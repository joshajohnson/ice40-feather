==> flow/design.v <==
`default_nettype none
module clk_div_hz #(
	parameter integer FREQUENCY = 1
	)(
	input clk,
	input rst,
	input enable,
	output reg dividedClk = 0,
	output reg dividedPulse = 0
);	
	localparam CLK_FREQ = 32'd12_000_000;
	localparam THRESHOLD = CLK_FREQ / FREQUENCY / 2;
	reg [31:0] counter = 0;
	always @(posedge clk) begin
		if (rst || (counter >= THRESHOLD - 1)) begin
			counter <= 0;
			dividedPulse <= (1 & dividedClk);
		end
		else if (enable) begin
			counter <= counter + 1;
			dividedPulse <= 0;
		end
	end
	always @(posedge clk) begin
		if (rst) begin
			dividedClk <= 0;
		end
		else if (counter >= THRESHOLD - 1) begin
			dividedClk <= ~dividedClk;
		end
	end
endmodule
`default_nettype none
module debounce(
    input clk,
    input button,
    output button_db,
    output reg button_rising,
    output reg button_falling
);
	wire dbPulse;
	reg [7:0] shiftReg = 0;
	reg [1:0] shiftRegDb = 0;
	reg [1:0] inputShift = 0;
	always @(posedge clk) begin
		inputShift[0] <= button;
		inputShift[1] <= inputShift[0];	
	end
	always @(posedge clk) begin
		if (dbPulse) begin
			shiftReg[7:0] <= {shiftReg[6:0], inputShift[1]};
		end
	end
	assign button_db = &shiftReg[7:0];
	always @(posedge clk) begin
		shiftRegDb[1:0] <= {shiftRegDb[0], button_db};
		if (shiftRegDb == 2'b01) begin
			button_rising <= 1'b1;
		end else begin
			button_rising <= 1'b0;
		end
		if (shiftRegDb == 2'b10) begin
			button_falling <= 1'b1;
		end else begin
			button_falling <= 1'b0;
		end
	end
	clk_div_hz #(
			.FREQUENCY(200)
		) inst_clockDividerHz (
			.clk        	(clk),
			.rst        	(1'b0),
			.enable     	(1'b1),
			.dividedClk 	(),
			.dividedPulse	(dbPulse)
		);
endmodule
`default_nettype none
module led_matrix(
    input clk,
    input [35:0] img,
    output [5:0] row,
    output [5:0] col
);
	wire dividedPulse;
	parameter DIM_X = 6;
	parameter DIM_Y = 6;
	reg [2:0] rowCnt = 0;
	reg [5:0] colOut = 0;
	always @(posedge clk) begin
		if (dividedPulse) begin
			if (rowCnt < DIM_Y - 1) begin
				rowCnt <=  rowCnt + 1;
			end else begin
				rowCnt <= 0;
			end
		end 
	end
	always @(posedge clk) begin
		case (rowCnt)
			3'd0: colOut = img [5:0];
			3'd1: colOut = img [11:6];
			3'd2: colOut = img [17:12];
			3'd3: colOut = img [23:18];
			3'd4: colOut = img [29:24];
			3'd5: colOut = img [35:30];
			default: colOut = 6'b000000;
		endcase
	end
	assign row = 1 << rowCnt;
	assign col = ~colOut;
	clk_div_hz #(
			.FREQUENCY(3600)
		) inst_clockDividerHz (
			.clk        	(clk),
			.rst        	(1'b0),
			.enable     	(1'b1),
			.dividedClk 	(),
			.dividedPulse	(dividedPulse)
		);
endmodule
`default_nettype none
module top(
    input clk,
    input btn_up,
    input btn_left,
    input btn_right,
    input btn_down,
    output wire [5:0] row,
    output wire [5:0] col
);
	wire btn_up_rising, btn_left_rising, btn_right_rising, btn_down_rising;
	reg error 		= 0;
	reg reset_game 	= 1;
	reg clk_1Hz_rst = 0;
	localparam DIM_X = 6;
	localparam DIM_Y = 6;
	localparam IDLE 	= 4'b0000;
	localparam BEGIN 	= 4'b0010;
	localparam PLAY 	= 4'b0100;
	localparam END 		= 4'b1000;
	reg [3:0] state = IDLE;
	reg [3:0] next_state;
	reg [3:0] display = 0;
	reg [2:0] countdown = 0;
	localparam START	= 4'b0000;
	localparam ONE		= 4'b0001;
	localparam TWO		= 4'b0010;
	localparam THREE	= 4'b0011;
	localparam GAME 	= 4'b0100;
	localparam DEAD 	= 4'b1000;
	always @(*) begin
		state <= next_state;
	end
	always @(posedge clk) begin
		case (state)
			IDLE : begin
				display <= START;
				clk_1Hz_rst <= 1;
				if (btn_up_rising || btn_right_rising || btn_left_rising || btn_down_rising) begin
					next_state <= BEGIN;
					reset_game <= 0;
					countdown <= 3;
				end
			end
			BEGIN : begin
				clk_1Hz_rst <= 0;
				display <= countdown;
				if (pulse_1Hz) begin
					countdown <= countdown - 1;
				end
				if (countdown == 0) begin
					next_state <= PLAY;
				end
			end
			PLAY : begin
				display <= GAME;
				if (error) begin
					next_state <= END;
				end
			end
			END : begin
				display <= DEAD;
				if (btn_up_rising || btn_left_rising || btn_right_rising || btn_down_rising) begin
					next_state <= IDLE;
					reset_game <= 1;
				end
			end
			default: next_state <= IDLE;
		endcase
	end
	localparam UP 		= 4'b0001;
	localparam DOWN 	= 4'b0010;
	localparam LEFT 	= 4'b0100;
	localparam RIGHT 	= 4'b1000;
	reg [3:0] direction, prev_direction;
	reg [2:0] pos_x = 0;
	reg [2:0] pos_y = 0;
	always @(posedge clk) begin
		if (reset_game) begin
			direction <= (1<<start_dir);  
		end else if (btn_up_rising && ~(prev_direction == DOWN)) begin
			direction <= UP;
		end else if (btn_left_rising && ~(prev_direction == RIGHT)) begin
			direction <= LEFT;
		end else if (btn_right_rising && ~(prev_direction == LEFT)) begin
			direction <= RIGHT;
		end else if (btn_down_rising && ~(prev_direction == UP)) begin
			direction <= DOWN;
		end 
	end
	always @(posedge clk) begin
		if(pulse_1Hz) begin
			prev_direction <= direction;
		end
	end
	wire pulse_1Hz;
	always @(posedge clk) begin
		if (reset_game) begin
			error <= 1'b0;
			pos_x <= start_x + 1;  
			pos_y <= start_y + 1;
		end else if (pulse_1Hz && (state == PLAY)) begin
			case(direction)
			UP: 	if (pos_y < DIM_Y) begin
						if (pos_y < DIM_Y - 1) begin
							pos_y <= pos_y + 1;
							error <= 1'b0;
						end else begin
							error <= 1'b1;
						end
					end 
			LEFT: 	if (pos_x >= 0) begin
						if (pos_x > 0) begin
							pos_x <= pos_x - 1;
							error <= 1'b0;
				  		end else begin
				  			error <= 1'b1;
				  		end
				  	end 
			RIGHT: 	if (pos_x < DIM_X) begin
						if (pos_x < DIM_X - 1) begin
							pos_x <= pos_x + 1;
							error <= 1'b0;
						end else begin
							error <= 1'b1;
						end
					end
			DOWN: 	if (pos_y >= 0) begin
						if (pos_y > 0) begin
							pos_y <= pos_y - 1;
							error <= 1'b0;
				  		end else begin
				  			error <= 1'b1;
				  		end
				  	end 
			default: pos_x = pos_x;
			endcase
		end
	end
	reg [35:0] img;
	always @(posedge clk) begin
		case (display)
			START :	begin
					img [5:0] 		= 6'b000000;
					img [11:6] 		= 6'b010010;
					img [17:12] 	= 6'b000000;
					img [23:18] 	= 6'b100001;
					img [29:24] 	= 6'b011110;
					img [35:30] 	= 6'b000000;
			end 
			ONE : 	begin
					img [5:0] 		= 6'b011100;
					img [11:6] 		= 6'b000100;
					img [17:12] 	= 6'b000100;
					img [23:18] 	= 6'b000100;
					img [29:24] 	= 6'b000100;
					img [35:30] 	= 6'b011110;
			end
			TWO : 	begin
					img [5:0] 		= 6'b111110;
					img [11:6] 		= 6'b000001;
					img [17:12] 	= 6'b011110;
					img [23:18] 	= 6'b100000;
					img [29:24] 	= 6'b100000;
					img [35:30] 	= 6'b011110;
			end
			THREE : begin
					img [5:0] 		= 6'b111111;
					img [11:6] 		= 6'b000001;
					img [17:12] 	= 6'b111111;
					img [23:18] 	= 6'b000001;
					img [29:24] 	= 6'b000001;
					img [35:30] 	= 6'b111111;
			end
			GAME : begin
				img = 0;
				case (5 - pos_y)
					3'd0: img [5:0] 	= 1 << (5 - pos_x);
					3'd1: img [11:6] 	= 1 << (5 - pos_x);
					3'd2: img [17:12] 	= 1 << (5 - pos_x);
					3'd3: img [23:18] 	= 1 << (5 - pos_x);
					3'd4: img [29:24] 	= 1 << (5 - pos_x);
					3'd5: img [35:30] 	= 1 << (5 - pos_x);
					default: img 		= 36'd0;
				endcase
				end
			DEAD : begin
					img [5:0] 		= 6'b000000;
					img [11:6] 		= 6'b010010;
					img [17:12] 	= 6'b000000;
					img [23:18] 	= 6'b000000;
					img [29:24] 	= 6'b011110;
					img [35:30] 	= 6'b000000;
			end
			default : begin
					img [5:0] 		= 6'b000000;
					img [11:6] 		= 6'b000000;
					img [17:12] 	= 6'b000000;
					img [23:18] 	= 6'b000000;
					img [29:24] 	= 6'b000000;
					img [35:30] 	= 6'b000000;
			end 
		endcase
	end
	led_matrix inst_led_matrix (
		.clk	(clk), 
		.img	(img), 
		.row 	(row), 
		.col 	(col)
	);
	reg [1:0] start_x = 0; 
	reg [1:0] start_y = 0;
	reg [1:0] start_dir = 0;
	wire pulse_random;
	always @(posedge clk) begin
		if (pulse_random) begin
			start_x <= start_x + 1;
			start_dir <= start_dir - 1;
			if (start_x == 2'd2) begin
				start_y <= start_y + 1;
			end
		end
	end
	clk_div_hz #(
		.FREQUENCY(2001)
	) inst_clk_div_hz_1 (
		.clk          (clk),
		.rst          (1'b0),
		.enable       (1'b1),
		.dividedClk   (),
		.dividedPulse (pulse_random)
	);
	clk_div_hz #(
		.FREQUENCY(1)
	) inst_clk_div_hz_0 (
		.clk          (clk),
		.rst          (clk_1Hz_rst),
		.enable       (1'b1),
		.dividedClk   (),
		.dividedPulse (pulse_1Hz)
	);
	debounce debounce_up
	(
		.clk            (clk),
		.button         (btn_up),
		.button_db      (),
		.button_rising  (btn_up_rising),
		.button_falling ()
	);
	debounce debounce_left
	(
		.clk            (clk),
		.button         (btn_left),
		.button_db      (),
		.button_rising  (btn_left_rising),
		.button_falling ()
	);
	debounce debounce_right
	(
		.clk            (clk),
		.button         (btn_right),
		.button_db      (),
		.button_rising  (btn_right_rising),
		.button_falling ()
	);
	debounce debounce_down
	(
		.clk            (clk),
		.button         (btn_down),
		.button_db      (),
		.button_rising  (btn_down_rising),
		.button_falling ()
	);
endmodule
# --- Step by step through the tools: top ---
# Tool output for the design above, in the order of the flow.
# Line numbers count from 1 in the design file above.
# Library cell names are shortened.
design:
  design: "top"
  clock_port: "clk"
  lib: "sky130hd"
  pvt_corner: "tt_025C_1v80"

# --- After elaboration ---
# Yosys after proc, flatten, opt, wreduce and memory -nomap, before mapping. Memory bits, and registers merged into a memory's read port (data or address), are not among the register bits. Print and check cells are not counted. Equal cells are merged and count once.
bits:
  register_bits: 369
  out_inout_bits: 12
  word_cells: 247
classes:
  addsub: 18
  n_cmp: 16
  equal: 48
  shifts: 3
  mux: 58
  n_logic: 12
  n_reduce_logical: 39
ops:
  columns: ["cell", "n"]
  rows:
  - ["32-bit by 1-bit adder with 32-bit output with constant B", 7]
  - ["32-bit by 15-bit greater-or-equal comparator with 1-bit output with constant B", 4]
  - ["6-bit case mux with 4-bit select", 3]
  - ["32-bit by 2-bit equality test with 1-bit output with constant B", 2]
  - ["32-bit by 3-bit equality test with 1-bit output with constant B", 2]
  - ["6-bit case mux with 5-bit select", 2]
  - ["3-bit two-way mux", 14]
  - ["6-bit case mux with 6-bit select", 1]
  - ["6-bit two-way mux", 6]
  - ["4-bit two-way mux", 9]
  - ["2-bit by 32-bit left shift with 6-bit output with constant A", 1]
  - ["32-bit by 1-bit equality test with 1-bit output with constant B", 1]
  - ["32-bit by 11-bit greater-or-equal comparator with 1-bit output with constant B", 1]
  - ["32-bit by 12-bit greater-or-equal comparator with 1-bit output with constant B", 1]
  - ["32-bit by 23-bit greater-or-equal comparator with 1-bit output with constant B", 1]
  - ["32-bit logical NOT", 1]
  - ["8-bit AND reduction", 4]
  - ["4-bit case mux with 4-bit select", 2]
  - ["3-bit != test with constant B", 8]
  - ["4-bit by 2-bit equality test with 1-bit output with constant B", 5]
  - ["6-bit AND reduction", 3]
  - ["6-bit case mux with 3-bit select", 1]
  - ["3-bit case mux with 2-bit select", 3]
  - ["2-bit != test with constant B", 8]
  - ["4-bit by 3-bit equality test with 1-bit output with constant B", 4]
  - ["4-bit equality test with constant B", 4]
  - ["3-bit < comparator with constant B", 5]
  - ["1-bit two-way mux", 14]
# Other operator kinds: 32; their cells: 77.

# --- Longest topological paths ---
# Longest topological path by Yosys (ltp), each cell counted once; first at word level (registers and memories cut), then after technology mapping (sequential cells cut; the memories' decode and read muxes count).
depth:
  depth_word: 8
  ABC_AREA: 0
  depth_mapped: 8

# --- After synthesis ---
# Yosys stat after the flow's synthesis: flattened, memories mapped to cells. It holds for the ABC_AREA given above (unset counts as 0); a run with the other value may have another netlist.
# Totals and module areas in this step are rounded.
by_type:
  columns: ["type", "n"]
  rows:
  - ["dfxtp_1", 295]
  - ["edfxtp_1", 73]
  - ["xor2_1", 54]
  - ["nor2_1", 120]
  - ["ha_1", 32]
  - ["xnor2_1", 44]
  - ["nand2_1", 67]
  - ["nand3_1", 48]
  - ["nor2_2", 36]
  - ["inv_1", 54]
  - ["o21ai_0", 38]
  - ["nor4_4", 8]
  - ["nor4_1", 25]
  - ["nand4_1", 23]
  - ["a21oi_1", 21]
  - ["o311ai_4", 4]
  - ["nor3_1", 19]
  - ["nor2b_1", 15]
# Not listed: further types 49, cells in them 146.
mapped:
  cells: 1122
  yosys_area_um2: 13000
  ffs: 368
# By module: a second synthesis without flattening, with its own total; a netlist apart from the flattened one above.
hier_totals:
  hier_cells: 1213
  area_unflattened_um2: 13600
# Each row is one instance without its submodules.
modules:
  columns: ["module", "instances", "cells", "area_um2", "seq_area_um2"]
  rows:
  - ["clk_div_hz (FREQUENCY=200)", 4, 112, 1200, 691]
  - ["top", 1, 260, 2990, 1700]
  - ["debounce", 4, 21, 399, 360]
  - ["clk_div_hz (FREQUENCY=1)", 1, 144, 1370, 691]
  - ["clk_div_hz (FREQUENCY=2001)", 1, 103, 1120, 691]
  - ["clk_div_hz (FREQUENCY=3600)", 1, 100, 1110, 691]
  - ["led_matrix", 1, 74, 656, 210]

# --- Timing after synthesis ---
# Source: OpenSTA report_checks on the synthesized netlist (no wires, ideal clock, input and output delay 20% of the period each), path of least setup slack; recovery checks are left aside. Register names are those of the netlist, which keeps one name where synthesis merged equal registers.
synth_timing:
  path_kind: "register -> register"
  startpoint: "register direction[0]"
  endpoint: "register pos_y[2]"
  tclk_ps: 3830
  setup_ps: 260
  arrival_ps: 1910
  required_time_ps: 3570
  setup_slack_ps: 1660
  delay_ps: 2170
  driving_pins: 7
  path_buffers: 0
  period_less_setup_slack_ps: 2170
# "delay_ps" is the arrival time less input delay plus setup time.
# "driving_pins" counts driving pins, that of a launching flip-flop among them; a cell with two outputs on the path counts twice.
# "period_less_setup_slack_ps" = period - worst setup slack (recovery checks aside). The figure is calculated, with input and output delays left at 20% of the set period.
# Between the ends stands the longest chain of elaborated cells between them, by number of cells; it is not shown to be the way that was timed. Of several equally long chains one is given.
# A line is the first line of the expression or statement that the cell stems from. Yosys adds cells for indexed reads and writes and turns some case tables into memories.
# A register here has more assigning lines than the two given.
# The path ends at the data pin of a flip-flop with enable; ways to the enable are not counted.
synth_via:
  path_cell_list: "edfxtp_1 -> nor4b_4 -> inv_1 -> fa_1 -> xor2_1 -> xnor2_1 -> mux2_2"
  elab_chain_len: 4
  cone_cells: 5
  cone_lines: 3
  classes_between: "eq/ne (2); mux (3)"
synth_rtl:
  columns: ["element", "line_no", "text"]
  rows:
  - ["start, declared", 196, "reg [3:0] direction, prev_direction;"]
  - ["start, assigned", 201, "direction <= (1<<start_dir);"]
  - ["start, assigned", 203, "direction <= UP;"]
  - ["4-bit by 2-bit equality test with 1-bit output", 224, "case(direction)"]
  - ["3-bit case mux with 2-bit select", 224, null]
  - ["3-bit two-way mux", 223, "end else if (pulse_1Hz && (state == PLAY)) begin"]
  - ["3-bit two-way mux", 219, "if (reset_game) begin"]
  - ["end, assigned", 222, "pos_y <= start_y + 1;"]
  - ["end, assigned", 227, "pos_y <= pos_y + 1;"]
  - ["end, declared", 198, "reg [2:0] pos_y = 0;"]

# --- Path in the finished layout ---
# From the final timing report of entry A: the path of least setup slack in the routed layout; clock arrival at registers is part of the times.
# The path's times are printed in steps of 10 ps; the period is the one set.
layout_timing:
  path_kind: "register -> output"
  startpoint: "register inst_led_matrix.rowCnt[0]"
  endpoint: "output row[2]"
  tclk_ps: 3060
  out_delay_ps: 610
  arrival_ps: 2320
  required_time_ps: 2450
  setup_slack_ps: 130
  driving_pins: 5
  path_buffers: 1
# Between the ends stands the longest chain of elaborated cells between them, by number of cells; it is not shown to be the way that was timed. Of several equally long chains one is given.
layout_via:
  path_cell_list: "edfxtp_1 -> inv_1 -> ha_1 -> nor2b_1 -> clkdlybuf4s50_1"
  elab_chain_len: 1
  cone_cells: 1
  cone_lines: 1
  classes_between: "shift (1)"
layout_rtl:
  columns: ["element", "line_no", "text"]
  rows:
  - ["start, declared", 88, "reg [2:0] rowCnt = 0;"]
  - ["start, assigned", 93, "rowCnt <= rowCnt + 1;"]
  - ["start, assigned", 95, "rowCnt <= 0;"]
  - ["2-bit by 3-bit left shift with 6-bit output", 110, "assign row = 1 << rowCnt;"]
  - ["end, declared", 129, "output wire [5:0] row,"]

Measured data: module top, platform sky130hd, 2 stored runs of the flow under differing settings, order arbitrary. Input and output delays are each 20% of the period that was set; the output load is 0.01 pF.
"achieved_period_ps" is the run's clock period less its worst setup slack. It is reckoned from that one timing run; input and output delays stay at 20% of the period that was set.
"worst_path_allowed_less_slack_ps" means the part of the period allowed to the worst setup path (the constraints hold back 20% at inputs and 20% at outputs) less its slack; where the path has registers, the arrival times of their clocks count too.
By "power_uw" is meant OpenSTA's value without simulated activity: inputs other than the clock are taken to toggle once in ten clock periods, and the tool carries that through the logic.
"worst_path_allowed_less_slack_ps" is given in steps of 10 ps.
The measured numbers are rounded.

--- entry A ---
==> flow/run.sh <==
#!/bin/bash
# the make line also repeats the synthesis and layout settings of config.mk as NAME=value (left out here)
make -C /OpenROAD-flow-scripts/flow DESIGN_CONFIG=/design/flow/config.mk WORK_HOME=/design/flow/orfs CLKGATE_MAP_FILE= finish
==> flow/config.mk <==
export PLATFORM = sky130hd
export DESIGN_NAME = top
export DESIGN_NICKNAME = top
export VERILOG_FILES = /design/flow/design.v
export SDC_FILE = /design/flow/constraint.sdc
export NUM_CORES = 4
export LEC_CHECK = 0
export CAP_MARGIN = 15
export CELL_PAD_IN_SITES_GLOBAL_PLACEMENT = 2
export CORE_MARGIN = 8
export CORE_UTILIZATION = 51
export CTS_CLUSTER_SIZE = 62
export GPL_ROUTABILITY_DRIVEN = 0
export MIN_ROUTING_LAYER = met2
export PLACE_DENSITY_LB_ADDON = 0.21
export SETUP_SLACK_MARGIN = -0.12
export SLEW_MARGIN = 20
export TNS_END_PERCENT = 45
==> flow/constraint.sdc <==
create_clock -name core_clock -period 3.06 [get_ports {clk}]
set_input_delay 0.6120 -clock core_clock [delete_from_list [all_inputs] [get_ports {clk}]]
set_output_delay 0.6120 -clock core_clock [all_outputs]
set_load 0.01 [all_outputs]

==> results, as YAML <==
results:
  synth_area_um2: 13000
  dieArea_um2: 30900
  finish.stdcell_area_um2: 15200
  finish.utilization_frac: 0.605
  ws_setup_ps: 131
  fin_tns_ps: 0
  holdWs_ps: 329
  power_uw: 10500
  achieved_period_ps: 2929
  worst_path_allowed_less_slack_ps: 2320
  critical_path_type: "register -> output"

--- entry B ---
==> flow/run.sh <==
#!/bin/bash
# the make line also repeats the synthesis and layout settings of config.mk as NAME=value (left out here)
make -C /OpenROAD-flow-scripts/flow DESIGN_CONFIG=/design/flow/config.mk WORK_HOME=/design/flow/orfs CLKGATE_MAP_FILE= finish
==> flow/config.mk <==
export PLATFORM = sky130hd
export DESIGN_NAME = top
export DESIGN_NICKNAME = top
export VERILOG_FILES = /design/flow/design.v
export SDC_FILE = /design/flow/constraint.sdc
export NUM_CORES = 4
export LEC_CHECK = 0
export CAP_MARGIN = 20
export CORE_ASPECT_RATIO = 0.7
export CORE_MARGIN = 2
export CORE_UTILIZATION = 31
export GPL_ROUTABILITY_DRIVEN = 1
export PLACE_DENSITY_LB_ADDON = 0.05
export SETUP_SLACK_MARGIN = 0.66
export SLEW_MARGIN = 20
export TNS_END_PERCENT = 10
==> flow/constraint.sdc <==
create_clock -name core_clock -period 2.25 [get_ports {clk}]
set_input_delay 0.4500 -clock core_clock [delete_from_list [all_inputs] [get_ports {clk}]]
set_output_delay 0.4500 -clock core_clock [all_outputs]
set_load 0.01 [all_outputs]

==> results, as YAML <==
results:
  synth_area_um2: 13000
  dieArea_um2: 43600
  finish.stdcell_area_um2: 16400
  finish.utilization_frac: 0.397
  ws_setup_ps: 214
  fin_tns_ps: 0
  holdWs_ps: 330
  power_uw: 14900
  achieved_period_ps: 2036
  worst_path_allowed_less_slack_ps: 2040
  critical_path_type: "register -> register"
