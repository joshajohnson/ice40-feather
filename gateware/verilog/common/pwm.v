==> flow/design.v <==
`default_nettype none
module clk_div_hz #(
	parameter integer FREQUENCY = 1
	)(
	input clk,
	input rst,
	input enable,
	output reg dividedClk = 0,
	output reg dividedPulse = 0
);	
	localparam CLK_FREQ = 32'd12_000_000;
	localparam THRESHOLD = CLK_FREQ / FREQUENCY / 2;
	reg [31:0] counter = 0;
	always @(posedge clk) begin
		if (rst || (counter >= THRESHOLD - 1)) begin
			counter <= 0;
			dividedPulse <= (1 & dividedClk);
		end
		else if (enable) begin
			counter <= counter + 1;
			dividedPulse <= 0;
		end
	end
	always @(posedge clk) begin
		if (rst) begin
			dividedClk <= 0;
		end
		else if (counter >= THRESHOLD - 1) begin
			dividedClk <= ~dividedClk;
		end
	end
endmodule
`default_nettype none
module pwm #(
	parameter integer FREQUENCY = 1000
	)(
    input clk,
    input rst,
    input enable,
    input [7:0] dutyCycle,
    output out,
    output nOut
);
	wire dividedPulse;
	reg [0:7] counter = 0;
	reg out;
	wire nOut;
	always @(posedge clk) begin
		if (rst) begin
			counter <= 0;
		end
		else if (dividedPulse && enable) begin
			counter <= counter + 1;
		end
	end
	always @(posedge clk) begin
		if (rst) begin
			out <= 0;
		end
		else if ((counter < dutyCycle) && enable) begin
			out <= 1;
		end
		else if ((counter >= dutyCycle) && enable) begin
			out <= 0;
		end
	end
	assign nOut = ~out;
	clk_div_hz #(
			.FREQUENCY(FREQUENCY * 256)
		) inst_clockDividerHz (
			.clk        	(clk),
			.rst        	(rst),
			.enable     	(enable),
			.dividedClk 	(),
			.dividedPulse	(dividedPulse)
		);
endmodule
From RTL to reports: pwm --
What the tools print for pwm, step after step. Lines are those of the file above, counted from 1. Operators carry their Yosys type and port widths (W data, S select, Z words). Cell names lack the library's common part. Not given: --
Set-up: top pwm, clock input clk, standard-cell library sky130hd, library corner tt_025C_1v80

Elaborated design --
Yosys after proc, flatten, opt, wreduce and memory -nomap, before mapping. Memory bits, and registers merged into a memory's read port (data or address), are not among the register bits. Print and check cells are not counted. Equal cells are merged and count once.
Storage and ports: elaborated cells 22, bits in registers 43
Operators by class: bitwise gates (word level) 2, add/sub/neg operators 2, magnitude comparators 3, mux-type cells 4, reductions and logical operators 6
Operators by type and width (number):
- $add A32 B1 Y32 const B | 1
- $ge A32 B5 Y1 const B | 1
- $add A8 B1 Y8 const B | 1
- $ge A8 B8 Y1 | 1
- $lt A8 B8 Y1 | 1
- $reduce_bool A2 Y1 | 2
- $mux W1 | 4
- $logic_and A1 B1 Y1 | 3
- $not A1 Y1 | 2
- $logic_or A1 B1 Y1 | 1

Longest topological paths --
Yosys ltp: most cells in a row. Word level: on the elaborated netlist, between registers, memories and ports. Mapped: between sequential cells and ports; inverters and the memories' decode and read muxes count.
Depth: depth after elaboration 4, ABC_AREA 0, gate-level depth with buffers 7

After synthesis --
The flow's flattened synthesis, as Yosys stat reports it; memories are mapped. The netlist is that of the ABC_AREA named above (0 if unset); the other value can give another one. The area totals of this step are shown rounded.
Cell types:
- dfxtp_1 | number 42, total area 840.806 µm²
- ha_1 | number 11, total area 137.632 µm²
- xor2_1 | number 8, total area 70.067 µm²
- nor2_1 | number 14, total area 52.55 µm²
- nor4_2 | number 4, total area 50.048 µm²
- inv_1 | number 11, total area 41.29 µm²
- nand4_1 | number 6, total area 37.536 µm²
- edfxtp_1 | number 1, total area 30.029 µm²
- o21a_1 | number 3, total area 22.522 µm²
- nand2_1 | number 5, total area 18.768 µm²
- xnor2_1 | number 2, total area 17.517 µm²
- o21ai_0 | number 3, total area 15.014 µm²
- a211oi_2 | number 1, total area 12.512 µm²
- a31oi_1 | number 2, total area 12.512 µm²
- nor4_1 | number 2, total area 12.512 µm²
- or3_1 | number 2, total area 12.512 µm²
- buf_6 | number 1, total area 11.261 µm²
- or4_4 | number 1, total area 11.261 µm²
Not listed: further types 16, cells in them 19.
Synthesis totals: mapped flip-flops 43, mapped cells 138, synthesis area 1520 µm²
By module: a second synthesis without flattening, with its own total; a netlist apart from the flattened one above.
Second synthesis, totals: cells (unflattened synthesis) 137, area total of the unflattened synthesis 1520 µm²
Each row is one instance without its submodules.
Modules:
- clk_div_hz #(FREQUENCY=256000) | cells 70, area 955 µm², times used 1, sequential area 691 µm²
- pwm | cells 67, area 563 µm², times used 1, sequential area 180 µm²

Worst setup path after synthesis --
OpenSTA on the mapped netlist: ideal clock, no wires. The path of least setup slack (recovery checks aside). Input and output delay are each 20% of the period. Register names are those of the netlist, which keeps one name where synthesis merged equal registers.
Path post-synthesis: kind register to register, start point register inst_clockDividerHz.counter[0], end point register inst_clockDividerHz.dividedPulse, delay of the path 1.965 ns, setup slack 1.695 ns, period 3.66 ns, time at the first pin 0.000 ns, data required time 3.413 ns, arrival time 1.718 ns, driving pins on the path 8, synthesis period reached 1.965 ns
"delay of the path" = arrival - input delay + setup time. "driving pins on the path" counts driving pins, that of a launching flip-flop among them; a cell with two outputs on the path counts twice. "synthesis period reached" = period - worst setup slack (recovery checks aside). The figure is calculated, with input and output delays left at 20% of the set period. Between the ends stands the longest chain of elaborated cells between them, by number of cells; it is not shown to be the way that was timed. Of several equally long chains one is given. A line is the first line of the expression or statement that the cell stems from. Yosys adds cells for indexed reads and writes and turns some case tables into memories. The path ends at the enable pin of a flip-flop; only ways to that pin are counted.
Between the ends, post-synthesis: cell sequence dfxtp_1 inv_1 ha_1 o21a_1 o21a_1 or4_4 buf_6 or2_1, cells in the longest elaborated chain 3
RTL lines, path post-synthesis:
- start: declaration | RTL line 13 | reg [31:0] counter = 0;
- start: assignment | RTL line 16 | counter <= 0;
- start: assignment | RTL line 20 | counter <= counter + 1;
- $ge A32 B5 Y1 | RTL line 15 | if (rst || (counter >= THRESHOLD - 1)) begin
- $logic_or A1 B1 Y1 | RTL line 15
- $reduce_bool A2 Y1
- end: assignment | RTL line 17 | dividedPulse <= (1 & dividedClk);
- end: assignment | RTL line 21 | dividedPulse <= 0;
- end: declaration | RTL line 9 | output reg dividedPulse = 0

Worst path after layout --
Path of least setup slack in the final report of job 1 (OpenROAD, finished layout, wires in). Where an end is a register, its clock arrival counts in the times.
Path post-layout: kind register to register, start point register inst_clockDividerHz.counter[11], end point register inst_clockDividerHz.dividedPulse, time at the first pin 0.33 ns, setup slack -0.08 ns, period 1.7 ns, data required time 1.81 ns, arrival time 1.90 ns, driving pins on the path 5
Between the ends stands the longest chain of elaborated cells between them, by number of cells; it is not shown to be the way that was timed. Of several equally long chains one is given. The path ends at the enable pin of a flip-flop; only ways to that pin are counted.
Between the ends, post-layout: cell sequence dfxtp_2 nor4_4 nand4_1 or4_4 or2_1, cells in the longest elaborated chain 3
RTL lines, path post-layout:
- start: declaration | RTL line 13 | reg [31:0] counter = 0;
- start: assignment | RTL line 16 | counter <= 0;
- start: assignment | RTL line 20 | counter <= counter + 1;
- $ge A32 B5 Y1 | RTL line 15 | if (rst || (counter >= THRESHOLD - 1)) begin
- $logic_or A1 B1 Y1 | RTL line 15
- $reduce_bool A2 Y1
- end: assignment | RTL line 17 | dividedPulse <= (1 & dividedClk);
- end: assignment | RTL line 21 | dividedPulse <= 0;
- end: declaration | RTL line 9 | output reg dividedPulse = 0

Memo
Re: implementation data of pwm

Design pwm on sky130hd. What follows are 2 stored runs of the flow, each under its own settings; their order means nothing. The constraints put input and output delay at 20% of the set period each and load the outputs with 0.01 pF.
"achieved clock period" means the clock period less the worst setup slack. The figure is calculated, with input and output delays left at 20% of the set period.
"time used up by the worst setup path": the worst setup path's part of the clock period (all of it between registers, 20% less for each end at a port) less its slack. A launch clock that arrives late makes it longer, a capture clock that arrives late makes it shorter.
"total power after layout" is the tool's figure for a default switching activity; nothing was simulated.
Values from the reports are rounded here.

* Job 1 | settings: period_ns 1.7; CORE_UTILIZATION 52; PLACE_DENSITY 0.42; HOLD_SLACK_MARGIN -0.09; CORE_MARGIN 6; CELL_PAD_IN_SITES_DETAIL_PLACEMENT 0; TNS_END_PERCENT 10; GPL_TIMING_DRIVEN 0; GPL_ROUTABILITY_DRIVEN 1; CTS_CLUSTER_SIZE 73; CAP_MARGIN 35; MAX_ROUTING_LAYER met5; SLEW_MARGIN 20 | results: area of the synthesized netlist 1,520 µm²; area inside the die boundary 4,360 µm²; area of the standard cells in the finished layout 1,840 µm²; utilization in the final report 0.667; setup slack of the worst path -0.080 ns; total negative slack on setup checks -0.178 ns; worst-case hold slack 0.298 ns; total power after layout 1,630 uW; achieved clock period 1.780 ns; time used up by the worst setup path 1.78 ns; class of the worst setup path register to register
* Job 2 | settings: period_ns 1.69; CORE_UTILIZATION 33; SETUP_SLACK_MARGIN 0.14; PLACE_DENSITY_LB_ADDON 0.12; CELL_PAD_IN_SITES_GLOBAL_PLACEMENT 2; ABC_AREA 0; CTS_CLUSTER_SIZE 63; CAP_MARGIN 35; MAX_ROUTING_LAYER met5; CORE_MARGIN 2; SLEW_MARGIN 20 | results: area of the synthesized netlist 1,520 µm²; area inside the die boundary 5,160 µm²; area of the standard cells in the finished layout 2,020 µm²; utilization in the final report 0.46; setup slack of the worst path -0.132 ns; total negative slack on setup checks -0.305 ns; worst-case hold slack 0.495 ns; total power after layout 1,930 uW; achieved clock period 1.822 ns; time used up by the worst setup path 1.82 ns; class of the worst setup path register to register
